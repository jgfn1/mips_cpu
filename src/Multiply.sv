==> flow/design.v <==
module Multiply(
	Clk,
	State,
	A,
	B,
	Produto,
	EndMulFlag
);
	input logic Clk;
	input logic [5:0] State;
	input logic [31:0] A;
	input logic [31:0] B;
	output reg  [64:0] Produto;
	output logic EndMulFlag;
	reg signal;
	reg [31:0] multiplicando;
	reg [6:0] counter;
  always_ff@(posedge Clk) begin
	    case(State)
			36: begin  
				EndMulFlag = 0;
				counter = 0;
				Produto[31:0] = A[31:0];
				multiplicando[31:0] = B[31:0];
				signal = A[31] ^ B[31];
			end
			37: begin  
				counter = counter + 7'b1;
				if(Produto[0] == 1)
					Produto[63:32] = Produto[63:32] + multiplicando[31:0];
				Produto = Produto >> 1;
				if(counter == 31) begin
					Produto[63] = signal;
				 	EndMulFlag = 1;
				end
			end
			default: begin
			end
	    endcase
  end
endmodule
=== Tool chain data of Multiply ===
Tool output for the design above, in the order of the flow.
Line numbers count from 1 in the design file above.
Not given: --

* Design top: Multiply
* Clock port: Clk
* Cell library: sky130hd
* Library corner: tt_025C_1v80

=== After elaboration ===
Source: Yosys, flattened and elaborated, memories not mapped. Widths are those after wreduce. Registers that Yosys merges into a memory's read port (data or address) are not register bits. Print and check cells do not count. Equal cells are merged and count once.

* Flip-flop bits (word level): 105
* Input bits: 71
* Output and inout bits: 66
* Cells after elaboration: 21

* Add/sub/neg operators: 2
* Eq/ne operators: 4
* Multiplexer cells: 5
* Bitwise gates (word level): 1
* Reductions and logical operators: 2

{| class="wikitable"
|+ Operator list
! cell !! count
|-
| parallel mux 32 bit (select 2 bit) || 1
|-
| adder 32 bit || 1
|-
| 2-to-1 mux 32 bit || 1
|-
| parallel mux 7 bit (select 2 bit) || 1
|-
| equality test 6 bit with constant B || 2
|-
| adder 7 x 1 -> 7 bit with constant B || 1
|-
| equality test 7 x 5 -> 1 bit with constant B || 1
|-
| != test 2 bit with constant B || 1
|-
| AND reduction 2 bit || 1
|-
| nonzero test 2 bit || 1
|-
| parallel mux 1 bit (select 2 bit) || 1
|-
| XOR 1 bit || 1
|-
| 2-to-1 mux 1 bit || 1
|}

=== Depth ===
Yosys ltp: most cells in a row. Word level: on the elaborated netlist, between registers, memories and ports. Mapped: between sequential cells and ports; inverters and the memories' decode and read muxes count.

* Depth after elaboration: 4
* ABC_AREA: 0
* Mapped depth: 9
* Depth with buffers taken out: 9

=== Synthesis result ===
Source: synth_stat.txt of the flow (Yosys; design flattened, memories mapped). It holds for the ABC_AREA given above (unset counts as 0); a run with the other value may have another netlist.

{| class="wikitable"
|+ Cell types
! type !! count !! total area (um^2)
|-
| sky130_fd_sc_hd__edfxtp_1 || 105 || 3.15E+03
|-
| sky130_fd_sc_hd__nand2_1 || 135 || 506.736
|-
| sky130_fd_sc_hd__ha_1 || 33 || 412.896
|-
| sky130_fd_sc_hd__mux2_2 || 20 || 225.216
|-
| sky130_fd_sc_hd__a21oi_1 || 42 || 210.202
|-
| sky130_fd_sc_hd__xnor2_1 || 21 || 183.926
|-
| sky130_fd_sc_hd__nor2_1 || 31 || 116.362
|-
| sky130_fd_sc_hd__o21ai_0 || 17 || 85.082
|-
| sky130_fd_sc_hd__a21o_1 || 11 || 82.579
|-
| sky130_fd_sc_hd__nand4_1 || 9 || 56.304
|-
| sky130_fd_sc_hd__nand3_1 || 11 || 55.053
|-
| sky130_fd_sc_hd__o21bai_1 || 7 || 52.55
|-
| sky130_fd_sc_hd__o31ai_1 || 7 || 52.55
|-
| sky130_fd_sc_hd__clkbuf_1 || 13 || 48.797
|-
| sky130_fd_sc_hd__inv_1 || 13 || 48.797
|-
| sky130_fd_sc_hd__xor2_1 || 5 || 43.792
|-
| sky130_fd_sc_hd__clkbuf_8 || 3 || 41.29
|-
| sky130_fd_sc_hd__nand2b_1 || 6 || 37.536
|}

Not listed: further types 45, cells in them 77.

* Cell count: 566
* Chip area (Yosys): 6038.3 um^2
* Sequential area: 3153.0 um^2
* Mapped flip-flops: 105
* Buffer cells: 25

=== Path before layout ===
OpenSTA on the mapped netlist: ideal clock, no wires. The path of least setup slack (recovery checks aside). Input and output delay are each 20% of the period. Register names are those of the netlist, which keeps one name where synthesis merged equal registers.

* Path type: input to register
* From: in State[1]
* To: reg EndMulFlag
* Clock period: 8170 ps
* Input delay: 1634 ps
* Library setup time: 423 ps
* Launch time at the first pin: 1634 ps
* Arrival: 4352 ps
* Data required time: 7747 ps
* Slack: 3395 ps
* Path delay: 3141 ps
* Stages on the path: 6
* Buffers on the path: 1
* Synthesis period reached: 4775 ps

"path delay" is the arrival time less input delay plus setup time.
"stages on the path" counts driving pins, that of a launching flip-flop among them; a cell with two outputs on the path counts twice.
"synthesis period reached" = period - worst setup slack (recovery checks aside). The figure is calculated, with input and output delays left at 20% of the set period.
The rows between start and end are the longest chain of elaborated cells between them; the timing report does not say that the signal goes this way. Where chains are equally long, one stands for them.
A line is the first line of the expression or statement that the cell stems from. Yosys adds cells for indexed reads and writes and turns some case tables into memories.
Ways into the end's enable are left out, as the timed path ends at the data pin.

* Path through: sky130_fd_sc_hd__nor4b_1 > sky130_fd_sc_hd__nand2_1 > sky130_fd_sc_hd__inv_1 > sky130_fd_sc_hd__nand2_1 > sky130_fd_sc_hd__inv_1 > sky130_fd_sc_hd__clkbuf_1
* Length of the longest elaborated chain: 2
* Elaborated cells on any way between the ends: 3
* RTL lines with such cells: 1
* Those cells by class: 2 x eq/ne; 1 x mux

{| class="wikitable"
|+ Ends and longest elaborated chain, post-synthesis
! item !! line !! text
|-
| start: declaration || 10 || <nowiki>input logic [5:0] State;</nowiki>
|-
| equality test 6 bit || 19 || <nowiki>case(State)</nowiki>
|-
| parallel mux 1 bit (select 2 bit) || 19 ||
|-
| end: assignment || 21 || <nowiki>EndMulFlag = 0;</nowiki>
|-
| end: assignment || 34 || <nowiki>EndMulFlag = 1;</nowiki>
|-
| end: declaration || 14 || <nowiki>output logic EndMulFlag;</nowiki>
|}

=== Path in the finished layout ===
From the final timing report of job 1: the path of least setup slack in the routed layout; clock arrival at registers is part of the times.
The path's times are printed in steps of 10 ps; the period is the one set.

* Path type: input to register
* From: in State[3]
* To: reg Produto[60]
* Clock period: 6620 ps
* Input delay: 1320 ps
* Library setup time: 320 ps
* Launch time at the first pin: 1320 ps
* Arrival: 4210 ps
* Data required time: 6650 ps
* Slack: 2440 ps
* Stages on the path: 9
* Buffers on the path: 4

The rows between start and end are the longest chain of elaborated cells between them; the timing report does not say that the signal goes this way. Where chains are equally long, one stands for them.

* Path through: sky130_fd_sc_hd__clkdlybuf4s50_1 > sky130_fd_sc_hd__nor4b_1 > sky130_fd_sc_hd__nand2_1 > sky130_fd_sc_hd__inv_1 > sky130_fd_sc_hd__buf_4 > sky130_fd_sc_hd__nand2_1 > sky130_fd_sc_hd__buf_4 > sky130_fd_sc_hd__inv_2 > sky130_fd_sc_hd__buf_4
* Length of the longest elaborated chain: 1
* Elaborated cells on any way between the ends: 1
* RTL lines with such cells: 1
* Those cells by class: 1 x eq/ne

{| class="wikitable"
|+ Ends and longest elaborated chain, post-layout
! item !! line !! text
|-
| start: declaration || 10 || <nowiki>input logic [5:0] State;</nowiki>
|-
| equality test 6 bit || 19 || <nowiki>case(State)</nowiki>
|-
| end: assignment || 30 || <nowiki>Produto[63:32] = Produto[63:32] + multiplicando[31:0];</nowiki>
|-
| end: assignment || 31 || <nowiki>Produto = Produto >> 1;</nowiki>
|-
| end: declaration || 13 || <nowiki>output reg [64:0] Produto;</nowiki>
|}

Ticket comment

Stored flow runs of Multiply (2 of them; Yosys, OpenROAD, sky130hd). They differ in their settings and are not a sequence. Constraints: input delay and output delay 20% of the set period each, output load 0.01 pF.
"reached clock period" means the clock period less the worst setup slack. The figure is calculated, with input and output delays left at 20% of the set period.
By "worst setup path time" is meant the share of the clock period that the worst setup path is allowed (20% is reserved at inputs, 20% at outputs), minus its slack. Clock arrival times at its registers enter into it.
"total power of the final layout" rests on the timing tool's default activity at the inputs, not on a simulated workload.
"worst setup path time" is known to 10 ps.

=== Job 1 ===
{| class="wikitable"
! Setting !! Value
|-
| period_ns || 6.62
|-
| CORE_UTILIZATION || 33
|-
| PLACE_DENSITY || 0.43
|-
| CORE_MARGIN || 10
|-
| ABC_AREA || 0
|-
| GPL_TIMING_DRIVEN || 1
|-
| CTS_CLUSTER_SIZE || 36
|-
| CTS_CLUSTER_DIAMETER || 276
|-
| SLEW_MARGIN || 0
|-
| CAP_MARGIN || 20
|-
! Result !! Value
|-
| Worst setup slack after layout || 2445 ps
|-
| Die outline area || 24108.8 um^2
|-
| Area of the synthesized netlist || 6038.3 um^2
|-
| Area of the standard cells in the finished layout || 7902.6 um^2
|-
| Total power of the final layout || 0.00144 W
|-
| Worst setup path time || 2850 ps
|-
| Critical path kind || input to register
|-
| Sum of negative setup slack || 0 ps
|-
| Reached clock period || 4175 ps
|-
| Lowest hold slack || 540 ps
|-
| Utilization in the final report || 44.0%
|}

=== Job 2 ===
{| class="wikitable"
! Setting !! Value
|-
| period_ns || 8.18
|-
| CORE_UTILIZATION || 24
|-
| SETUP_SLACK_MARGIN || 2.06
|-
| PLACE_DENSITY_LB_ADDON || 0.26
|-
| CORE_ASPECT_RATIO || 0.82
|-
| CORE_MARGIN || 7
|-
| CELL_PAD_IN_SITES_GLOBAL_PLACEMENT || 1
|-
| CELL_PAD_IN_SITES_DETAIL_PLACEMENT || 1
|-
| ABC_AREA || 0
|-
| MIN_ROUTING_LAYER || met1
|-
| CAP_MARGIN || 20
|-
| SLEW_MARGIN || 20
|-
! Result !! Value
|-
| Worst setup slack after layout || 4003 ps
|-
| Die outline area || 29819.0 um^2
|-
| Area of the synthesized netlist || 6038.3 um^2
|-
| Area of the standard cells in the finished layout || 7992.7 um^2
|-
| Total power of the final layout || 0.001142 W
|-
| Worst setup path time || 2540 ps
|-
| Critical path kind || input to register
|-
| Sum of negative setup slack || 0 ps
|-
| Reached clock period || 4177 ps
|-
| Lowest hold slack || 550 ps
|-
| Utilization in the final report || 32.3%
|}
